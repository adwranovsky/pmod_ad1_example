==> flow/design.v <==
`default_nettype none
module pwm #(
    parameter WIDTH = 12
) (
    input wire clk_i,
    input wire [WIDTH-1:0] compare_i,
    output wire pwm_o
);
    reg [WIDTH-1:0] counter;
    initial counter = 0;
    always @(posedge clk_i)
        counter <= counter + 1;
    assign pwm_o = counter < compare_i;
endmodule
`default_nettype wire
# [Reports on pwm]
# The steps from the RTL of pwm to its reports follow in flow order.
# Lines are those of the file above, counted from 1.
# Cell names lack the library's common part.
# A cell with - has no value.
[design] design="pwm" clock="clk_i" cell_library="sky130hd" lib_corner="tt_025C_1v80"

# [Word-level counts]
# Yosys after proc, flatten, opt, wreduce and memory -nomap, before mapping. Enables and synchronous resets that opt folds into registers are not counted as muxes. Memory bits, and registers merged into a memory's read port (data or address), are not among the register bits. Print and check cells are not counted. Equal cells are merged and count once.
[word_totals] reg_bits=12 inputBits=13 output_inout_bits=1 elab_cells=3
[classes] n_addsub=1 cmp=1
[ops] operator="adder 12 x 1 -> 12 bit with constant B" count=1
[ops] operator="less-than comparator 12 bit" count=1

# [Depth]
# Depth = most cells in a row (Yosys ltp): at word level without a register or memory, in the mapped netlist without a sequential cell, where the memories' decode and read muxes count.
[logic_depth] depth_word=1 abc_area=0 ltp_mapped=6 depth_no_buf=6

# [Netlist]
# The flow's flattened synthesis, as Yosys stat reports it; memories are mapped. The netlist is that of the ABC_AREA named above (0 if unset); the other value can give another one.
[synth_totals] cells=75 ff_cells=12 buf_cells=0 synth_area_um2=696.9
[types] type="dfxtp_1" count=12 type_area_um2=240.23
[types] type="ha_1" count=12 type_area_um2=150.144
[types] type="xnor2_1" count=6 type_area_um2=52.55
[types] type="inv_1" count=13 type_area_um2=48.797
[types] type="xor2_1" count=4 type_area_um2=35.034
[types] type="nand3_1" count=5 type_area_um2=25.024
[types] type="nand2_1" count=5 type_area_um2=18.768
[types] type="a211o_1" count=2 type_area_um2=17.517
[types] type="a21o_1" count=2 type_area_um2=15.014
[types] type="nor2_1" count=3 type_area_um2=11.261
[types] type="nor3_2" count=1 type_area_um2=10.01
[types] type="a21oi_2" count=1 type_area_um2=8.758
[types] type="a221oi_1" count=1 type_area_um2=8.758
[types] type="and4_1" count=1 type_area_um2=8.758
[types] type="o21a_1" count=1 type_area_um2=7.507
[types] type="o31ai_1" count=1 type_area_um2=7.507
[types] type="or2b_1" count=1 type_area_um2=7.507
[types] type="a31oi_1" count=1 type_area_um2=6.256
# Not listed: further types 3, cells in them 3.

# [Path before layout]
# Source: OpenSTA report_checks on the synthesized netlist (no wires, ideal clock, input and output delay 20% of the period each), path of least setup slack; recovery checks are left aside. Register names are those of the netlist, which keeps one name where synthesis merged equal registers.
[synth_path] path_kind="input -> output" startpoint="input port compare_i[2]" endpoint="output port pwm_o" path_buffers=0 required_time_ps=2456 t_first_pin_ps=614 setup_slack_ps=617 period_ps=3070 delay_ps=1225 arrival_time_ps=1839 out_delay_ps=614 stages=6 period_less_setup_slack_ps=2453
# "delay_ps" = arrival - input delay + setup time.
# A path that ends at an output port has no setup time.
# "stages" counts driving pins, that of a launching flip-flop among them; a cell with two outputs on the path counts twice.
# "period_less_setup_slack_ps" is the clock period less the worst setup slack; recovery checks do not enter. This is arithmetic on one report: input and output delays are still those of the set period (20% each).
# Between the ends stands the longest chain of elaborated cells between them, by number of cells; it is not shown to be the way that was timed. Of several equally long chains one is given.
# Each line given opens the expression or statement behind the cell; cells for indexed reads and writes are added by Yosys, which also makes memories of some case tables.
[synth_via] path_cell_list="inv_1 -> ha_1 -> a211o_1 -> a31oi_1 -> o31ai_1 -> a221oi_1" elab_chain_cells=1
[synth_rtl] element="start, declared" line_no=6 source="input wire [WIDTH-1:0] compare_i,"
[synth_rtl] element="less-than comparator 12 bit" line_no=13 source="assign pwm_o = counter < compare_i;"
[synth_rtl] element="end, declared" line_no=7 source="output wire pwm_o"

# [Worst path after layout]
# Path of least setup slack in the final report of flow run 2 (OpenROAD, finished layout, wires in). Where an end is a register, its clock arrival counts in the times.
# The path's times are printed in steps of 10 ps; the period is the one set.
[layout_path] path_kind="input -> output" startpoint="input port compare_i[9]" endpoint="output port pwm_o" t_first_pin_ps=390 period_ps=1930 stages=7 arrival_time_ps=1880 required_time_ps=1540 out_delay_ps=390 path_buffers=2 setup_slack_ps=-340
# Between the ends stands the longest chain of elaborated cells between them, by number of cells; it is not shown to be the way that was timed. Of several equally long chains one is given.
[layout_via] path_cell_list="clkdlybuf4s50_1 -> inv_1 -> ha_4 -> a21o_1 -> a21o_1 -> a221oi_2 -> buf_2" elab_chain_cells=1
[layout_rtl] element="start, declared" line_no=6 source="input wire [WIDTH-1:0] compare_i,"
[layout_rtl] element="less-than comparator 12 bit" line_no=13 source="assign pwm_o = counter < compare_i;"
[layout_rtl] element="end, declared" line_no=7 source="output wire pwm_o"

==> results <==
Top module pwm; platform sky130hd; tools Yosys and OpenROAD; 2 stored runs in no particular order. Input and output delays are each 20% of the period that was set; the output load is 0.01 pF.
"timing.achieved_period_ps" = clock period - worst setup slack. The figure is calculated, with input and output delays left at 20% of the set period.
"timing.worst_path_ps" = time allowed to the worst setup path (clock period - input delay - output delay, where it has them) - its slack; a late launch clock adds to it, a late capture clock takes from it.
"design_power_mw" is the tool's figure for a default switching activity; nothing was simulated.
"timing.worst_path_ps" is given in steps of 10 ps.

[flow] flow run 1: files
==> flow/run.sh <==
#!/bin/bash
# the make line also repeats the synthesis and layout settings of config.mk as NAME=value (left out here)
make -C /OpenROAD-flow-scripts/flow DESIGN_CONFIG=/design/flow/config.mk WORK_HOME=/design/flow/orfs CLKGATE_MAP_FILE= finish
==> flow/config.mk <==
export PLATFORM = sky130hd
export DESIGN_NAME = pwm
export DESIGN_NICKNAME = pwm
export VERILOG_FILES = /design/flow/design.v
export SDC_FILE = /design/flow/constraint.sdc
export NUM_CORES = 4
export LEC_CHECK = 0
export CAP_MARGIN = 20
export CORE_MARGIN = 2
export CORE_UTILIZATION = 67
export CTS_CLUSTER_DIAMETER = 261
export GPL_TIMING_DRIVEN = 1
export MAX_ROUTING_LAYER = met4
export PLACE_DENSITY = 0.61
export SETUP_SLACK_MARGIN = 0.24
export SLEW_MARGIN = 30
==> flow/constraint.sdc <==
create_clock -name core_clock -period 1.48 [get_ports {clk_i}]
set_input_delay 0.2960 -clock core_clock [delete_from_list [all_inputs] [get_ports {clk_i}]]
set_output_delay 0.2960 -clock core_clock [all_outputs]
set_load 0.01 [all_outputs]

[flow] flow run 1: unfinished; error DPL-0038 in placement

[flow] flow run 2: files
==> flow/run.sh <==
#!/bin/bash
# the make line also repeats the synthesis and layout settings of config.mk as NAME=value (left out here)
make -C /OpenROAD-flow-scripts/flow DESIGN_CONFIG=/design/flow/config.mk WORK_HOME=/design/flow/orfs CLKGATE_MAP_FILE= finish
==> flow/config.mk <==
export PLATFORM = sky130hd
export DESIGN_NAME = pwm
export DESIGN_NICKNAME = pwm
export VERILOG_FILES = /design/flow/design.v
export SDC_FILE = /design/flow/constraint.sdc
export NUM_CORES = 4
export LEC_CHECK = 0
export CAP_MARGIN = 10
export CORE_MARGIN = 2
export CORE_UTILIZATION = 61
export HOLD_SLACK_MARGIN = 0.26
export MAX_ROUTING_LAYER = met4
export PLACE_DENSITY_LB_ADDON = 0.14
export SETUP_SLACK_MARGIN = 0.04
export SLEW_MARGIN = 40
==> flow/constraint.sdc <==
create_clock -name core_clock -period 1.93 [get_ports {clk_i}]
set_input_delay 0.3860 -clock core_clock [delete_from_list [all_inputs] [get_ports {clk_i}]]
set_output_delay 0.3860 -clock core_clock [all_outputs]
set_load 0.01 [all_outputs]

[flow] flow run 2: metrics
[metrics] die_footprint_um2 = 1428.8
[metrics] layout_utilization_frac = 0.959
[metrics] synthArea_um2 = 696.9
[metrics] timing.achieved_period_ps = 2267
[metrics] ws_setup_ps = -337
[metrics] holdWs_ps = 542
[metrics] timing.worst_path_ps = 1490
[metrics] worst_path_kind = input -> output
[metrics] fin_tns_ps = -337
[metrics] design_power_mw = 0.4991
